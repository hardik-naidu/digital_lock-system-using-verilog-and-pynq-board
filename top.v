==> flow/design.v <==
`timescale 1ns / 1ps
module digilock(
    input clk,
    input rst,
    input key_valid,
    input [3:0] key_code,
    output reg led0,
    output reg [2:0] wrong_leds
);
    localparam LOCKED           = 3'd0,
               UNLOCKED         = 3'd1,
               LOCKED_OUT       = 3'd2,
               CHANGE_PASS_OLD  = 3'd3,
               CHANGE_PASS_NEW  = 3'd4,
               CHANGE_PASS_CONF = 3'd5;
    reg [2:0] state, prev_state;
    reg [15:0] stored_pass, entered_pass, new_pass;
    reg [2:0] digit_cnt, wrong_cnt;
    reg [31:0] lockout_timer;
    reg [26:0] blink_cnt;      
    localparam LOCKOUT_TIME = 32'd375_000_000;    
    localparam BLINK_HALF   = 27'd62_500_000;     
    reg key_valid_d;
    wire key_pulse = key_valid & ~key_valid_d;
    always @(posedge clk or posedge rst)
        if (rst) key_valid_d <= 1'b0;
        else     key_valid_d <= key_valid;
    wire is_digit   = (key_code <= 4'd9);
    wire is_clear   = (key_code == 4'hA);  
    wire is_confirm = (key_code == 4'hB);  
    always @(posedge clk or posedge rst) begin
        if (rst)
            blink_cnt <= 0;
        else if (state == LOCKED_OUT ||
                 state == CHANGE_PASS_OLD ||
                 state == CHANGE_PASS_NEW ||
                 state == CHANGE_PASS_CONF)
            blink_cnt <= blink_cnt + 1;
        else
            blink_cnt <= 0;
    end
    wire blink = (blink_cnt < BLINK_HALF);
    always @(posedge clk or posedge rst) begin
        if (rst) begin
            state <= LOCKED;
            prev_state <= LOCKED;
            stored_pass <= 16'h1234;
            entered_pass <= 0;
            new_pass <= 0;
            digit_cnt <= 0;
            wrong_cnt <= 0;
            lockout_timer <= 0;
        end else begin
            if (state != prev_state) begin
                entered_pass <= 0;
                digit_cnt <= 0;
            end
            prev_state <= state;
            case (state)
                LOCKED: if (key_pulse) begin
                    if (is_digit && digit_cnt < 4) begin
                        entered_pass <= {entered_pass[11:0], key_code};
                        digit_cnt <= digit_cnt + 1;
                    end
                    else if (is_clear) begin
                        entered_pass <= 0;
                        digit_cnt <= 0;
                    end
                    else if (is_confirm && digit_cnt == 4) begin
                        if (entered_pass == stored_pass) begin
                            state <= UNLOCKED;
                            wrong_cnt <= 0;
                        end else begin
                            if (wrong_cnt == 2) begin
                                state <= LOCKED_OUT;
                                lockout_timer <= 0;
                                wrong_cnt <= 3;
                            end else
                                wrong_cnt <= wrong_cnt + 1;
                        end
                    end
                end
                UNLOCKED: if (key_pulse) begin
                    if (is_confirm)
                        state <= LOCKED;           
                    else if (is_clear)
                        state <= CHANGE_PASS_OLD;  
                end
                LOCKED_OUT: begin
                    if (lockout_timer >= LOCKOUT_TIME) begin
                        state <= LOCKED;
                        wrong_cnt <= 0;
                        lockout_timer <= 0;
                    end else
                        lockout_timer <= lockout_timer + 1;
                end
                CHANGE_PASS_OLD: if (key_pulse) begin
                    if (is_digit && digit_cnt < 4) begin
                        entered_pass <= {entered_pass[11:0], key_code};
                        digit_cnt <= digit_cnt + 1;
                    end
                    else if (is_confirm)
                        state <= (digit_cnt == 4 && entered_pass == stored_pass)
                                  ? CHANGE_PASS_NEW : LOCKED;
                    else if (is_clear)
                        state <= LOCKED;
                end
                CHANGE_PASS_NEW: if (key_pulse) begin
                    if (is_digit && digit_cnt < 4) begin
                        entered_pass <= {entered_pass[11:0], key_code};
                        digit_cnt <= digit_cnt + 1;
                    end
                    else if (is_confirm && digit_cnt == 4) begin
                        new_pass <= entered_pass;
                        state <= CHANGE_PASS_CONF;
                    end
                    else if (is_clear)
                        state <= LOCKED;
                end
                CHANGE_PASS_CONF: if (key_pulse) begin
                    if (is_digit && digit_cnt < 4) begin
                        entered_pass <= {entered_pass[11:0], key_code};
                        digit_cnt <= digit_cnt + 1;
                    end
                    else if (is_confirm) begin
                        if (digit_cnt == 4 && entered_pass == new_pass) begin
                            stored_pass <= new_pass;    
                            state <= UNLOCKED;
                            wrong_cnt <= 0;
                        end else
                            state <= LOCKED;
                    end
                    else if (is_clear)
                        state <= LOCKED;
                end
            endcase
        end
    end
    always @(*) begin
        case (state)
            UNLOCKED: begin
                led0 = 1'b1;
                wrong_leds = 3'b000;
            end
            LOCKED_OUT: begin
                led0 = 1'b0;
                wrong_leds = blink ? 3'b111 : 3'b000;  
            end
            CHANGE_PASS_OLD,
            CHANGE_PASS_NEW,
            CHANGE_PASS_CONF: begin
                led0 = blink;           
                wrong_leds = 3'b000;
            end
            default: begin
                led0 = 1'b0;
                wrong_leds[0] = (wrong_cnt >= 1);
                wrong_leds[1] = (wrong_cnt >= 2);
                wrong_leds[2] = (wrong_cnt >= 3);
            end
        endcase
    end
endmodule
`timescale 1ns / 1ps
module keypad_scan(
    input clk,
    input rst,
    input [3:0] col,           
    output reg [3:0] row,      
    output reg [3:0] key_code,
    output reg key_valid
);
    reg [19:0] cnt;
    reg [22:0] debounce_cnt;
    reg [3:0] last_col;
    reg [3:0] last_row;
    reg key_pressed;
    localparam SCAN_PERIOD   = 20'd125000;      
    localparam DEBOUNCE_TIME = 23'd2500000;     
    always @(posedge clk or posedge rst) begin
        if (rst) begin
            row <= 4'b1110;
            cnt <= 0;
            debounce_cnt <= 0;
            last_col <= 4'b1111;
            last_row <= 4'b1110;
            key_pressed <= 0;
            key_code <= 4'h0;
            key_valid <= 1'b0;
        end else begin
            if (!key_pressed)
                key_valid <= 1'b0;
            if (debounce_cnt == 0 && !key_pressed) begin
                if (cnt >= SCAN_PERIOD) begin
                    cnt <= 0;
                    row <= {row[2:0], row[3]};
                end else
                    cnt <= cnt + 1;
            end
            if (col != 4'b1111 && !key_pressed) begin
                if (debounce_cnt == 0) begin
                    last_col <= col;
                    last_row <= row;
                    debounce_cnt <= 1;
                end else if (debounce_cnt < DEBOUNCE_TIME) begin
                    debounce_cnt <= debounce_cnt + 1;
                end else begin
                    key_pressed <= 1'b1;
                    key_valid   <= 1'b1;
                    debounce_cnt <= 0;
                    case ({last_row, last_col})
                        8'b1110_1110: key_code <= 4'h1;
                        8'b1110_1101: key_code <= 4'h2;
                        8'b1110_1011: key_code <= 4'h3;
                        8'b1110_0111: key_code <= 4'hA;
                        8'b1101_1110: key_code <= 4'h4;
                        8'b1101_1101: key_code <= 4'h5;
                        8'b1101_1011: key_code <= 4'h6;
                        8'b1101_0111: key_code <= 4'hB;
                        8'b1011_1110: key_code <= 4'h7;
                        8'b1011_1101: key_code <= 4'h8;
                        8'b1011_1011: key_code <= 4'h9;
                        8'b1011_0111: key_code <= 4'hC;
                        8'b0111_1110: key_code <= 4'hE;  
                        8'b0111_1101: key_code <= 4'h0;
                        8'b0111_1011: key_code <= 4'hF;  
                        8'b0111_0111: key_code <= 4'hD;
                        default: key_code <= 4'h0;
                    endcase
                end
            end
            else if (col == 4'b1111) begin
                debounce_cnt <= 0;
                key_pressed <= 0;
                key_valid <= 0;
            end
        end
    end
endmodule
`timescale 1ns / 1ps
module top(
    input clk,
    input rst,
    input [3:0] col,
    output [3:0] row,
    output led0,
    output [2:0] wrong_leds
);
    wire [3:0] key_code;
    wire key_valid;
    keypad_scan U1 (
        .clk(clk),
        .rst(rst),
        .col(col),
        .row(row),
        .key_code(key_code),
        .key_valid(key_valid)
    );
    digilock U2 (
        .clk(clk),
        .rst(rst),
        .key_valid(key_valid),
        .key_code(key_code),
        .led0(led0),
        .wrong_leds(wrong_leds)
    );
endmodule
* Reports on top
What the tools print for top, step after step.
Lines are those of the file above, counted from 1.
Cell names lack the library's common part.
A cell with -- has no value.
- Top :: top
- Clock :: clk
- Library :: sky130hd
- Library corner :: tt_025C_1v80

* Elaborated design
Counts by Yosys on the flattened word-level netlist (proc, flatten, opt, wreduce; memories kept). Register bits leave out memories and registers merged into their read ports (data or address). Print and check cells are left out. Cells with the same type and inputs are merged into one.
- Add/subtract/negate cells :: 6
- $lt $le $gt $ge :: 9
- Bitwise logic cells :: 5
- Reduce/logical cells :: 27
- Equality and inequality tests :: 49
- Mux-type cells :: 77
** Operators with widths (number)
- 32-bit two-way mux :: 7
- 3-bit two-way mux :: 38
- 8-bit equality test with constant B :: 12
- 16-bit two-way mux :: 6
- 23-bit two-way mux :: 4
- 32-bit case mux with 2-bit select :: 1
- 4-bit case mux with 15-bit select :: 1
- 16-bit equality test :: 2
- 32-bit by 1-bit adder with 32-bit output with constant B :: 1
- 32-bit by 29-bit greater-or-equal comparator with 1-bit output with constant B :: 1
- 16-bit case mux with 2-bit select :: 1
- 27-bit by 1-bit adder with 27-bit output with constant B :: 1
- 27-bit by 26-bit less-than comparator with 1-bit output with constant B :: 1
- 27-bit two-way mux :: 1
- 8-bit by 7-bit equality test with 1-bit output with constant B :: 3
- 23-bit by 1-bit adder with 23-bit output with constant B :: 1
- 23-bit by 22-bit less-than comparator with 1-bit output with constant B :: 1
- 23-bit zero test :: 1
- 2-bit inequality test with constant B :: 10
- 20-bit by 1-bit adder with 20-bit output with constant B :: 1
- 20-bit by 17-bit greater-or-equal comparator with 1-bit output with constant B :: 1
- 20-bit two-way mux :: 1
- 3-bit case mux with 6-bit select :: 1
- 2-bit by 1-bit inequality test with 1-bit output with constant B :: 8
- 15-bit AND reduction :: 1
- 4-bit equality test with constant B :: 3
- 10-bit AND reduction :: 1
- 1-bit two-way mux :: 10
Other operator kinds: 30; their cells: 53.
- Bits of input ports :: 6
- Bits in registers :: 181
- Elaborated cells :: 191
- Output and inout port bits :: 8

* Longest topological paths
Longest topological path by Yosys (ltp), each cell counted once; first at word level (registers and memories cut), then after technology mapping (sequential cells cut; the memories' decode and read muxes count).
- Word-level depth :: 8
- ABC_AREA :: 0
- Depth in mapped cells :: 10
- Gate-level depth less buffers :: 8

* Mapped cells and area
Source: synth_stat.txt of the flow (Yosys; design flattened, memories mapped). It holds for the ABC_AREA given above (unset counts as 0); a run with the other value may have another netlist.
Totals and module areas in this step are rounded.
** Cells by type
- dfrtp_1 :: number 166, area in all 4.15E+03 um^2
- xnor2_1 :: number 52, area in all 455.437 um^2
- mux2_2 :: number 39, area in all 439.171 um^2
- dfstp_2 :: number 15, area in all 394.128 um^2
- nor2_1 :: number 91, area in all 341.578 um^2
- nand2_1 :: number 75, area in all 281.52 um^2
- o21ai_0 :: number 56, area in all 280.269 um^2
- xor2_1 :: number 27, area in all 236.477 um^2
- nand3_1 :: number 47, area in all 235.226 um^2
- a21oi_1 :: number 46, area in all 230.221 um^2
- nand4_1 :: number 36, area in all 225.216 um^2
- a22o_1 :: number 20, area in all 175.168 um^2
- ha_1 :: number 13, area in all 162.656 um^2
- inv_1 :: number 41, area in all 153.898 um^2
- nor3_1 :: number 28, area in all 140.134 um^2
- or3_1 :: number 22, area in all 137.632 um^2
- clkbuf_1 :: number 30, area in all 112.608 um^2
- and3_1 :: number 16, area in all 100.096 um^2
Not listed: further types 53, cells in them 174.
- Flip-flop cells :: 181
- Sequential area :: 0.0045 mm^2
- Buffers :: 42
- Mapped area :: 0.0097 mm^2
- Cell count :: 994
By module: a second synthesis without flattening, with its own total; a netlist apart from the flattened one above.
- Cell total of the unflattened synthesis :: 1012
- Area (unflattened synthesis) :: 0.0099 mm^2
Rows give one instance, submodules left out.
** Modules
- digilock :: area 0.0063 mm^2, instances 1, cells 620
- keypad_scan :: area 0.0035 mm^2, instances 1, cells 392
- top :: area 0 mm^2, instances 1, cells 0

* Timing after synthesis
Source: OpenSTA report_checks on the synthesized netlist (no wires, ideal clock, input and output delay 20% of the period each), path of least setup slack; recovery checks are left aside. Register names are those of the netlist, which keeps one name where synthesis merged equal registers.
- Path type :: register to register
- From :: reg U2.lockout_timer[10]
- To :: reg U2.lockout_timer[26]
- Library setup time :: 0.094 ns
- Period :: 3.06 ns
- Path delay :: 2.317 ns
- Driving pins on the path :: 8
- Setup slack :: 0.743 ns
- Data arrival time :: 2.223 ns
- Synthesis period reached :: 2.317 ns
"path delay" is the arrival time less input delay plus setup time.
"driving pins on the path" counts driving pins, that of a launching flip-flop among them; a cell with two outputs on the path counts twice.
"synthesis period reached" = period - worst setup slack (recovery checks aside). The figure is calculated, with input and output delays left at 20% of the set period.
Between the ends stands the longest chain of elaborated cells between them, by number of cells; it is not shown to be the way that was timed. Of several equally long chains one is given.
A line is the first line of the expression or statement that the cell stems from. Yosys adds cells for indexed reads and writes and turns some case tables into memories.
At most two assigning lines are given for a register; there are more.
- Cells stage by stage :: dfrtp_1 -> clkbuf_1 -> nand4_1 -> nor4_2 -> nand3_1 -> o41ai_4 -> mux2_2 -> a211oi_1
- Length of the longest elaborated chain :: 3
- Elaborated cells between the ends (all ways) :: 4
- Source lines of those cells :: 3
- Classes of those cells :: add/sub (1); compare (1); mux (2)
** RTL lines, path post-synthesis
- from (decl) :: RTL line 19 : reg [31:0] lockout_timer;
- from (assign) :: RTL line 52 : lockout_timer <= 0;
- from (assign) :: RTL line 95 : lockout_timer <= lockout_timer + 1;
- 32-bit by 1-bit adder with 32-bit output :: RTL line 95
- 32-bit two-way mux :: RTL line 90 : if (lockout_timer >= LOCKOUT_TIME) begin
- 32-bit case mux with 2-bit select :: RTL line 59 : case (state)
- to (assign) :: RTL line 52
- to (assign) :: RTL line 95
- to (decl) :: RTL line 19

* Timing after layout
From the final timing report of entry B: the path of least setup slack in the routed layout; clock arrival at registers is part of the times.
- Path type :: register to output
- From :: reg U2.blink_cnt[6]
- To :: out led0
- Setup slack :: 0.22 ns
- Period :: 3.32 ns
- Data arrival time :: 2.44 ns
- Driving pins on the path :: 8
- Output delay :: 0.66 ns
Between the ends stands the longest chain of elaborated cells between them, by number of cells; it is not shown to be the way that was timed. Of several equally long chains one is given.
At most two assigning lines are given for a register; there are more.
- Cells stage by stage :: dfrtp_1 -> o21ai_1 -> a21oi_1 -> a211o_1 -> a211o_1 -> a21oi_1 -> a21o_1 -> clkdlybuf4s50_1
- Length of the longest elaborated chain :: 2
- Elaborated cells between the ends (all ways) :: 2
- Source lines of those cells :: 2
- Classes of those cells :: compare (1); mux (1)
** RTL lines, path after layout
- from (decl) :: RTL line 20 : reg [26:0] blink_cnt;
- from (assign) :: RTL line 33 : blink_cnt <= 0;
- from (assign) :: RTL line 38 : blink_cnt <= blink_cnt + 1;
- 27-bit by 26-bit less-than comparator with 1-bit output :: RTL line 42 : wire blink = (blink_cnt < BLINK_HALF);
- 1-bit case mux with 2-bit select :: RTL line 140 : case (state)
- to (decl) :: RTL line 246 : output led0,

Subject: flow runs of top

Hi,

top through Yosys and OpenROAD on sky130hd: 2 stored runs, unordered, with their settings and measured results. The constraints put input and output delay at 20% of the set period each and load the outputs with 0.01 pF.
"period reached": clock period set for the run, less the worst setup slack. It is reckoned from that one timing run; input and output delays stay at 20% of the period that was set.
"time of the worst setup path" is the time allowed to the run's worst setup path (the clock period less input and output delay, where it has them) less its slack. Clock arrival times count: a late capture clock shortens it, a late launch clock lengthens it.
By "power" is meant OpenSTA's value without simulated activity: inputs other than the clock are taken to toggle once in ten clock periods, and the tool carries that through the logic.
Results are given in rounded form.

* Entry A
** Files
==> flow/run.sh <==
#!/bin/bash
# the make line also repeats the synthesis and layout settings of config.mk as NAME=value (left out here)
make -C /OpenROAD-flow-scripts/flow DESIGN_CONFIG=/design/flow/config.mk WORK_HOME=/design/flow/orfs CLKGATE_MAP_FILE= finish
==> flow/config.mk <==
export PLATFORM = sky130hd
export DESIGN_NAME = top
export DESIGN_NICKNAME = top
export VERILOG_FILES = /design/flow/design.v
export SDC_FILE = /design/flow/constraint.sdc
export NUM_CORES = 4
export LEC_CHECK = 0
export ABC_AREA = 1
export CAP_MARGIN = 30
export CELL_PAD_IN_SITES_DETAIL_PLACEMENT = 2
export CELL_PAD_IN_SITES_GLOBAL_PLACEMENT = 1
export CORE_ASPECT_RATIO = 1.18
export CORE_MARGIN = 2
export CORE_UTILIZATION = 51
export MAX_ROUTING_LAYER = met5
export PLACE_DENSITY = 0.37
export SETUP_SLACK_MARGIN = 0.67
export SLEW_MARGIN = 15
==> flow/constraint.sdc <==
create_clock -name core_clock -period 2.28 [get_ports {clk}]
set_input_delay 0.4560 -clock core_clock [delete_from_list [all_inputs] [get_ports {clk}]]
set_output_delay 0.4560 -clock core_clock [all_outputs]
set_load 0.01 [all_outputs]
** Results
Not finished: placement ended with error DPL-0033.

* Entry B
** Files
==> flow/run.sh <==
#!/bin/bash
# the make line also repeats the synthesis and layout settings of config.mk as NAME=value (left out here)
make -C /OpenROAD-flow-scripts/flow DESIGN_CONFIG=/design/flow/config.mk WORK_HOME=/design/flow/orfs CLKGATE_MAP_FILE= finish
==> flow/config.mk <==
export PLATFORM = sky130hd
export DESIGN_NAME = top
export DESIGN_NICKNAME = top
export VERILOG_FILES = /design/flow/design.v
export SDC_FILE = /design/flow/constraint.sdc
export NUM_CORES = 4
export LEC_CHECK = 0
export CAP_MARGIN = 20
export CORE_MARGIN = 2
export CORE_UTILIZATION = 40
export SLEW_MARGIN = 20
==> flow/constraint.sdc <==
create_clock -name core_clock -period 3.32 [get_ports {clk}]
set_input_delay 0.6640 -clock core_clock [delete_from_list [all_inputs] [get_ports {clk}]]
set_output_delay 0.6640 -clock core_clock [all_outputs]
set_load 0.01 [all_outputs]
** Results
- Period reached :: 3.101 ns
- Time of the worst setup path :: 2.44 ns
- Critical path type :: register to output
- Mapped cell area after synthesis :: 0.0097 mm^2
- Standard-cell area after layout :: 0.011 mm^2
- Final setup TNS :: 0.000 ns
- Total die area :: 0.026 mm^2
- Power :: 0.005 W
- Worst hold slack in the final report :: 0.41 ns
- Post-layout utilization :: 0.45
- Worst slack on setup checks :: 0.22 ns

Regards
